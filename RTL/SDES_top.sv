==> flow/design.v <==
module Dec_SDES(
	input						clk,	
	input						rstn,	
	input						en,	
	input			[7:0]		k1,
	input			[7:0]		k2,
	input			[7:0]		cipher_text	,
	output	reg		[7:0]		pln_txt		
	);
reg		[7:0]	swap_tmp;
reg		[7:0]	expand_2;
reg		[7:0]	xor_o_2;
reg		[3:0]	xor_o_lhf_2,xor_o_rhf_2;
wire	[1:0]	s0_2,s1_2;
reg		[3:0]	s0s1_2,p_s0s1_2,xor_o2_2;
reg 	[7:0]	comb_tmp_2;
always @ (*)
	begin 
		comb_tmp_2 = {cipher_text[6],cipher_text[2],cipher_text[5],cipher_text[7]
					,cipher_text[4],cipher_text[0],cipher_text[3],cipher_text[1]};
		swap_tmp[3:0] = comb_tmp_2[3:0];  
		expand_2 ={swap_tmp[0],swap_tmp[3],swap_tmp[2],swap_tmp[1],swap_tmp[2],swap_tmp[1],swap_tmp[0],swap_tmp[3]};
		xor_o_2 = expand_2 ^ k2;
		xor_o_lhf_2 = xor_o_2[7:4];
		xor_o_rhf_2 = xor_o_2[3:0];
	end 
S0 U1 (.xor_o_lhf(xor_o_lhf_2),.en(en),.out(s0_2));
S1 U2 (.xor_o_rhf(xor_o_rhf_2),.en(en),.out(s1_2));
always @ (*)
	begin 
		s0s1_2 = {s0_2,s1_2};
		p_s0s1_2 = {s0s1_2[2],s0s1_2[0],s0s1_2[1],s0s1_2[3]};
		xor_o2_2 = comb_tmp_2[7:4];
		swap_tmp[7:4] = xor_o2_2 ^ p_s0s1_2;  
	end 
wire	[1:0]	s0,s1;
reg		[3:0]	s0s1,p_s0s1,xor_o2;
reg 	[7:0]	comb_tmp;
reg		[7:0]	ip_inv;
reg		[7:0]	expand;
reg		[7:0]	xor_o;
reg		[3:0]	xor_o_lhf,xor_o_rhf;
always @(*)
	begin 
		comb_tmp = {swap_tmp[3:0],swap_tmp[7:4]};
		ip_inv[3:0] = comb_tmp[3:0];  
		expand = {ip_inv[0],ip_inv[3],ip_inv[2],ip_inv[1],ip_inv[2],ip_inv[1],ip_inv[0],ip_inv[3]};
		xor_o = expand ^ k1;
		xor_o_lhf = xor_o[7:4];
		xor_o_rhf = xor_o[3:0];
	end 
S0 U3 (.xor_o_lhf(xor_o_lhf),.en(en),.out(s0));
S1 U4 (.xor_o_rhf(xor_o_rhf),.en(en),.out(s1));
always @ (*)
	begin 
		s0s1 = {s0,s1};
		p_s0s1 = {s0s1[2],s0s1[0],s0s1[1],s0s1[3]};
		xor_o2 = comb_tmp[7:4];
		ip_inv[7:4] = xor_o2 ^ p_s0s1;  
	end 
always @ (posedge clk or negedge rstn)
	begin
		if (!rstn)
			pln_txt <=0;
		else if (en)
			pln_txt <= {ip_inv[4],ip_inv[7],ip_inv[5],ip_inv[3]
					   ,ip_inv[1],ip_inv[6],ip_inv[0],ip_inv[2]};
	end 
endmodule 
module Dec_SDES_top(
	input						clk,	
	input						rstn,	
	input						en,		
	input			[7:0]		cipher_text,
	input 			[9:0]		i_key,	
	output			[7:0]		pln_txt	
	);
wire [7:0] k1,k2;
Dec_SDES U1 (
.clk(clk),
.rstn(rstn),
.en(en),
.pln_txt(pln_txt),
.k1(k1),
.k2(k2),
.cipher_text(cipher_text)
);
key_gen U2 (
.k1(k1),
.k2(k2),
.i_key(i_key)
);
endmodule 
module ENC_SDES(
	input						clk,	
	input						rstn,	
	input						en,	
	input			[7:0]		pln_txt,	
	input			[7:0]		k1,	
	input			[7:0]		k2,	
	output	reg		[7:0]		cipher_text	
	);
reg		[7:0]	ip;
reg		[7:0]	expand;
reg		[7:0]	xor_o;
reg		[3:0]	xor_o_lhf,xor_o_rhf;
always @(*)
	begin 
				ip = {pln_txt[6],pln_txt[2],pln_txt[5],pln_txt[7]
					,pln_txt[4],pln_txt[0],pln_txt[3],pln_txt[1]};
				expand = {ip[0],ip[3],ip[2],ip[1],ip[2],ip[1],ip[0],ip[3]};
				xor_o = expand ^ k1;
				xor_o_lhf = xor_o[7:4];
				xor_o_rhf = xor_o[3:0];
	end 
wire	[1:0]	s0,s1;
reg		[3:0]	s0s1,p_s0s1,xor_o2;
reg 	[7:0]	comb_tmp,swap_tmp;
S0 U1 (.xor_o_lhf(xor_o_lhf),.en(en),.out(s0));
S1 U2 (.xor_o_rhf(xor_o_rhf),.en(en),.out(s1));
always @ (*)
	begin 
		s0s1 = {s0,s1};
		p_s0s1 = {s0s1[2],s0s1[0],s0s1[1],s0s1[3]};
		xor_o2 = p_s0s1 ^ ip[7:4];
		comb_tmp = {xor_o2,ip[3:0]};
		swap_tmp = {comb_tmp[3:0],comb_tmp[7:4]};
	end 
reg		[7:0]	expand_2;
reg		[7:0]	xor_o_2;
reg		[3:0]	xor_o_lhf_2,xor_o_rhf_2;
always @(*)
	begin 
				expand_2 = {swap_tmp[0],swap_tmp[3],swap_tmp[2],swap_tmp[1],swap_tmp[2],swap_tmp[1],swap_tmp[0],swap_tmp[3]};
				xor_o_2 = expand_2 ^ k2;
				xor_o_lhf_2 = xor_o_2[7:4];
				xor_o_rhf_2 = xor_o_2[3:0];
	end 
wire	[1:0]	s0_2,s1_2;
reg		[3:0]	s0s1_2,p_s0s1_2,xor_o2_2;
reg 	[7:0]	comb_tmp_2;
reg 	[7:0]	inv_ip;  
S0 U3 (.xor_o_lhf(xor_o_lhf_2),.en(en),.out(s0_2));
S1 U4 (.xor_o_rhf(xor_o_rhf_2),.en(en),.out(s1_2));
always @ (*)
	begin 
		s0s1_2 = {s0_2,s1_2};
		p_s0s1_2 = {s0s1_2[2],s0s1_2[0],s0s1_2[1],s0s1_2[3]};
		xor_o2_2 = p_s0s1_2 ^ swap_tmp[7:4];
		comb_tmp_2 = {xor_o2_2,swap_tmp[3:0]};
		inv_ip	= {comb_tmp_2[4],comb_tmp_2[7],comb_tmp_2[5],comb_tmp_2[3],comb_tmp_2[1]
				 ,comb_tmp_2[6],comb_tmp_2[0],comb_tmp_2[2]};
	end 
always @ (posedge clk or negedge rstn)
	begin 
		if (!rstn)
			cipher_text <=0;
		else if (en)
			cipher_text <= inv_ip;
	end 
endmodule 
module ENC_SDES_top(
	input						clk,	
	input						rstn,	
	input						en,	
	input			[7:0]		pln_txt,	
	input			[9:0]		i_key,	
	output			[7:0]		cipher_text	
	);
wire [7:0] k1,k2;
ENC_SDES U1 (
.clk(clk),
.rstn(rstn),
.en(en),
.pln_txt(pln_txt),
.k1(k1),
.k2(k2),
.cipher_text(cipher_text)
);
key_gen U2 (
.k1(k1),
.k2(k2),
.i_key(i_key)
);
endmodule 
module S0 (
	input			[3:0]		xor_o_lhf,
	input						en,
	output reg		[1:0]		out
	);
wire [3:0]	sel;
assign sel = {xor_o_lhf[3],xor_o_lhf[0],xor_o_lhf[2:1]}; 
always @(*)
	begin 
		if (!en)
				out=0;
		else	
		begin
		case(sel)
		4'b0000	:	out = 2'b01;
		4'b0001	:	out = 2'b00;
		4'b0010	:	out = 2'b11;
		4'b0011	:	out = 2'b01;
		4'b0100	:	out = 2'b11;
		4'b0101	:	out = 2'b10;
		4'b0110	:	out = 2'b01;
		4'b0111	:	out = 2'b00;
		4'b1000	:	out = 2'b00;
		4'b1001	:	out = 2'b10;
		4'b1010	:	out = 2'b01;
		4'b1011	:	out = 2'b11;		
		4'b1100	:	out = 2'b11;
		4'b1101	:	out = 2'b01;
		4'b1110	:	out = 2'b11;
		4'b1111	:	out = 2'b10;
		endcase
		end
	end 
endmodule 
module S1 (
	input			[3:0]		xor_o_rhf,
	input						en,
	output reg		[1:0]		out
	);
wire [3:0]	sel;
assign sel = {xor_o_rhf[3],xor_o_rhf[0],xor_o_rhf[2:1]}; 
always @(*)
	begin 
		if (!en)
				out=0;
		else	
		begin
		case(sel)
		4'b0000	:	out = 2'b00;
		4'b0001	:	out = 2'b01;
		4'b0010	:	out = 2'b10;
		4'b0011	:	out = 2'b11;
		4'b0100	:	out = 2'b10;
		4'b0101	:	out = 2'b00;
		4'b0110	:	out = 2'b01;
		4'b0111	:	out = 2'b11;
		4'b1000	:	out = 2'b11;
		4'b1001	:	out = 2'b00;
		4'b1010	:	out = 2'b01;
		4'b1011	:	out = 2'b00;		
		4'b1100	:	out = 2'b10;
		4'b1101	:	out = 2'b01;
		4'b1110	:	out = 2'b00;
		4'b1111	:	out = 2'b11;
		endcase
		end
	end 
endmodule 
module SDES_top(
	input						clk,	
	input						rstn,	
	input			[9:0]		i_key,	
	input						en_enc,	 
	input						en_dec,	 
	input			[7:0]		i_enc_pln_txt,	
	input			[7:0]		i_dec_cipher_text,	
	output			[7:0]		o_dec_pln_txt,	
	output			[7:0]		o_enc_cipher_text	
	);
ENC_SDES_top ENC_DUT (
.clk(clk),
.rstn(rstn),
.i_key(i_key),
.en(en_enc),
.pln_txt(i_enc_pln_txt),
.cipher_text(o_enc_cipher_text)
);
Dec_SDES_top DEC_DUT (
.clk(clk),
.rstn(rstn),
.i_key(i_key),
.en(en_dec),
.cipher_text(i_dec_cipher_text),
.pln_txt(o_dec_pln_txt)
);
endmodule 
module key_gen(
	input		[9:0]	i_key,
	output	reg	[7:0]	k1,
	output	reg	[7:0]	k2
	);
reg		[9:0]	p_key;
reg		[4:0]	r_hf11,r_hf12;  
reg		[4:0]	r_hf21,r_hf22;  
reg		[9:0]	two_h1;  
reg		[9:0]	two_h2;  
always @(*)
	begin 
				p_key = {i_key[7],i_key[5],i_key[8],i_key[3],i_key[6],i_key[0]
						,i_key[9],i_key[1],i_key[2],i_key[4]};
				r_hf11 = {p_key[8:5],p_key[9]};
				r_hf12 = {p_key[3:0],p_key[4]};
				two_h1 = {r_hf11,r_hf12};
				k1 = {two_h1[4],two_h1[7],two_h1[3],two_h1[6],two_h1[2]
					,two_h1[5],two_h1[0],two_h1[1]};
				r_hf21 = {r_hf11[2:0],r_hf11[4:3]};
				r_hf22 = {r_hf12[2:0],r_hf12[4:3]};
				two_h2 = {r_hf21,r_hf22};
				k2 = {two_h2[4],two_h2[7],two_h2[3],two_h2[6],two_h2[2]
					,two_h2[5],two_h2[0],two_h2[1]}; 
	end
endmodule
From RTL to reports: SDES_top
Tool output for the design above, in the order of the flow.
Lines are those of the file above, counted from 1.
Cell names lack the library's common part.
{ "setup": {"design": "SDES_top", "clock": "clk", "library": "sky130hd", "lib_corner": "tt_025C_1v80"} }

Word level
Counts by Yosys on the flattened word-level netlist (proc, flatten, opt, wreduce; memories kept). Register bits leave out memories and registers merged into their read ports (data or address); mux counts leave out enables and synchronous resets folded into registers. Print and check cells are left out. Cells with the same type and inputs are merged into one.
Yosys's memory passes give these memory sizes; they may raise the number of words (mostly to a power of two), join words into wider ones and drop unused or constant bits.
{ "word_totals": {"inputBits": 30, "out_inout_bits": 16, "word_cells": 26, "ff_bits": 16, "mem_count": 8, "rom_bits": 256} }
{ "memory_table": {"columns": ["name", "words", "word_bits", "rd", "write_ports", "line", "text"], "rows": [
  ["(name not given)", 16, 2, 1, 0, 199, "case(sel)"],
  ["(name not given)", 16, 2, 1, 0, 233, "case(sel)"],
  ["(name not given)", 16, 2, 1, 0, 199, null],
  ["(name not given)", 16, 2, 1, 0, 233, null],
  ["(name not given)", 16, 2, 1, 0, 199, null],
  ["(name not given)", 16, 2, 1, 0, 233, null]
]} }
Memories not listed: 2.
{ "op_classes": {"muxes": 8, "logic": 8} }
{ "op_table": {"columns": ["op", "count"], "rows": [
  ["XOR 8 bit", 4],
  ["XOR 4 bit", 4],
  ["2-to-1 mux 2 bit", 8]
]} }

Longest topological paths
Longest topological path by Yosys (ltp), each cell counted once; first at word level (registers and memories cut), then after technology mapping (sequential cells cut; the memories' decode and read muxes count).
{ "logic_depth": {"depth_word": 3, "abc_area": 0, "mapped_depth": 13, "mapped_depth_nobuf": 12} }

Mapped cells and area
Yosys stat after the flow's synthesis: flattened, memories mapped to cells. It holds for the ABC_AREA given above (unset counts as 0); a run with the other value may have another netlist.
{ "mapped": {"mapped_cells": 239, "seqArea_um2": 400.4, "n_buf": 13, "yosys_area_um2": 2010.7, "ffs": 16} }
{ "by_type": {"columns": ["cell_type", "count", "type_area_um2"], "rows": [
  ["xnor2_1", 48, 420.403],
  ["dfrtp_1", 16, 400.384],
  ["xor2_1", 20, 175.168],
  ["mux2i_1", 12, 120.115],
  ["a21oi_1", 15, 75.072],
  ["ha_1", 4, 50.048],
  ["mux2_2", 4, 45.043],
  ["nand2_1", 12, 45.043],
  ["nand3_1", 9, 45.043],
  ["nor2_1", 11, 41.29],
  ["o21ai_0", 8, 40.038],
  ["o211ai_1", 5, 37.536],
  ["o2111ai_1", 4, 35.034],
  ["xnor2_2", 2, 32.531],
  ["or3_1", 5, 31.28],
  ["buf_2", 6, 30.029],
  ["inv_1", 8, 30.029],
  ["a211oi_2", 2, 25.024]
]} }
Other cell types: 31; their cells: 48.
The figures by module come from a second, unflattened synthesis with its own total; it is not the netlist above.
{ "hier_totals": {"cells_unflattened": 216, "area_unflattened_um2": 1961.9} }
Rows give one instance, submodules left out.
{ "modules": {"columns": ["module", "n_inst", "cells", "area_um2", "mod_seq_area_um2"], "rows": [
  ["Dec_SDES", 1, 50, 546.8, 200.2],
  ["ENC_SDES", 1, 50, 529.3, 200.2],
  ["S0", 4, 10, 81.3, 0.0],
  ["S1", 4, 11, 80.1, 0.0],
  ["key_gen", 2, 16, 120.1, 0.0],
  ["Dec_SDES_top", 1, 0, 0.0, 0.0],
  ["ENC_SDES_top", 1, 0, 0.0, 0.0],
  ["SDES_top", 1, 0, 0.0, 0.0]
]} }

Path before layout
Path of least setup slack by OpenSTA after synthesis, without wires, with an ideal clock, recovery checks aside; 20% of the period is set as input and as output delay. Where synthesis merged equal registers, the netlist keeps one of their names.
{ "synth_path": {"path_kind": "input to register", "start": "in i_key[1]", "end": "reg DEC_DUT.U1.pln_txt[7]", "in_delay_ns": 0.868, "path_stages": 11, "t_first_pin_ns": 0.868, "setup_time_ns": 0.082, "path_slack_ns": 1.260, "t_required_ns": 4.258, "delay_ns": 2.212, "t_arrival_ns": 2.998, "path_buffers": 1, "period_ns": 4.34, "period_less_setup_slack_ns": 3.08} }
"delay_ns" = arrival - input delay + setup time.
"path_stages": output pins that drive a net of the path, with the launching flip-flop's if there is one; two outputs of one cell count as two.
"period_less_setup_slack_ns" is the clock period less the worst setup slack; recovery checks do not enter. This is arithmetic on one report: input and output delays are still those of the set period (20% each).
Between the ends stands the longest chain of elaborated cells between them, by number of cells; it is not shown to be the way that was timed. Of several equally long chains one is given.
A line is the first line of the expression or statement that the cell stems from. Yosys adds cells for indexed reads and writes and turns some case tables into memories.
The chain passes a memory read, where the word-level depth is cut; so it can be longer than that depth.
{ "synth_between": {"path_cell_list": "buf_2 xor2_1 inv_1 ha_1 nor2b_1 a211oi_2 xnor2_1 or2_1 o211a_1 or3_1 a31oi_1", "elab_chain_cells": 8, "cone_cells": 8, "lines_between": 8, "cone_classes": "mux (2); logic (4); memory (2)"} }
{ "synth_lines": {"columns": ["element", "line", "text"], "rows": [
  ["start: declaration", 257, "input [9:0] i_key,"],
  ["XOR 8 bit", 23, "xor_o_2 = expand_2 ^ k2;"],
  ["memory (16 x 2 bit)", 233, "case(sel)"],
  ["2-to-1 mux 2 bit", 229, "if (!en)"],
  ["XOR 4 bit", 34, "swap_tmp[7:4] = xor_o2_2 ^ p_s0s1_2;"],
  ["XOR 8 bit", 48, "xor_o = expand ^ k1;"],
  ["memory (16 x 2 bit)", 199, "case(sel)"],
  ["2-to-1 mux 2 bit", 195, "if (!en)"],
  ["XOR 4 bit", 59, "ip_inv[7:4] = xor_o2 ^ p_s0s1;"],
  ["end: assignment", 64, "pln_txt <=0;"],
  ["end: assignment", 66, "pln_txt <= {ip_inv[4],ip_inv[7],ip_inv[5],ip_inv[3]"],
  ["end: declaration", 8, "output reg [7:0] pln_txt"]
]} }

Path in the finished layout
From the final timing report of stored run 1: the path of least setup slack in the routed layout; clock arrival at registers is part of the times.
{ "layout_path": {"path_kind": "input to register", "start": "in i_dec_cipher_text[1]", "end": "reg DEC_DUT.U1.pln_txt[2]", "period_ns": 3.38, "path_slack_ns": 0.15, "t_required_ns": 3.54, "path_stages": 11, "path_buffers": 3, "setup_time_ns": 0.10, "in_delay_ns": 0.68, "t_arrival_ns": 3.39, "t_first_pin_ns": 0.68} }
Between the ends stands the longest chain of elaborated cells between them, by number of cells; it is not shown to be the way that was timed. Of several equally long chains one is given.
The chain passes a memory read, where the word-level depth is cut; so it can be longer than that depth.
{ "layout_between": {"path_cell_list": "clkdlybuf4s50_1 buf_4 xor2_2 buf_4 o211ai_1 a21oi_2 a22oi_2 and2_1 o22ai_1 or3_1 a31o_2", "elab_chain_cells": 8, "cone_cells": 10, "lines_between": 8, "cone_classes": "mux (3); logic (4); memory (3)"} }
{ "layout_lines": {"columns": ["element", "line", "text"], "rows": [
  ["start: declaration", 261, "input [7:0] i_dec_cipher_text,"],
  ["XOR 8 bit", 23, "xor_o_2 = expand_2 ^ k2;"],
  ["memory (16 x 2 bit)", 199, "case(sel)"],
  ["2-to-1 mux 2 bit", 195, "if (!en)"],
  ["XOR 4 bit", 34, "swap_tmp[7:4] = xor_o2_2 ^ p_s0s1_2;"],
  ["XOR 8 bit", 48, "xor_o = expand ^ k1;"],
  ["memory (16 x 2 bit)", 233, "case(sel)"],
  ["2-to-1 mux 2 bit", 229, "if (!en)"],
  ["XOR 4 bit", 59, "ip_inv[7:4] = xor_o2 ^ p_s0s1;"],
  ["end: assignment", 64, "pln_txt <=0;"],
  ["end: assignment", 66, "pln_txt <= {ip_inv[4],ip_inv[7],ip_inv[5],ip_inv[3]"],
  ["end: declaration", 8, "output reg [7:0] pln_txt"]
]} }

--- measured runs ---
Design SDES_top on sky130hd. What follows are 2 stored runs of the flow, each under its own settings; their order means nothing. The constraints put input and output delay at 20% of the set period each and load the outputs with 0.01 pF.
"clock_period_reached_ns" = clock period - worst setup slack. The figure is calculated, with input and output delays left at 20% of the set period.
[
  {
    "run": "stored run 1",
    "settings": { "period_ns": 3.38, "CORE_UTILIZATION": 21, "PLACE_DENSITY_LB_ADDON": 0.29, "CORE_MARGIN": 8, "CELL_PAD_IN_SITES_DETAIL_PLACEMENT": 2, "TNS_END_PERCENT": 30, "CTS_CLUSTER_SIZE": 41, "CTS_CLUSTER_DIAMETER": 59, "CAP_MARGIN": 20, "SLEW_MARGIN": 20 },
    "results": { "synthArea_um2": 2010.7, "die_um2": 12961.8, "post_route_stdcell_area_um2": 2890.3, "post_route_util_pct": 31.1, "setup_worst_slack_ns": 0.149, "tns_ns": 0.000, "clock_period_reached_ns": 3.231 }
  },
  {
    "run": "stored run 2",
    "settings": { "period_ns": 3.04, "CORE_UTILIZATION": 63, "PLACE_DENSITY_LB_ADDON": 0.07, "CORE_MARGIN": 7, "TNS_END_PERCENT": 40, "MAX_ROUTING_LAYER": "met5", "CAP_MARGIN": 20, "SLEW_MARGIN": 20 },
    "outcome": "not finished: clock tree synthesis ended with error DPL-0038"
  }
]
--- end ---
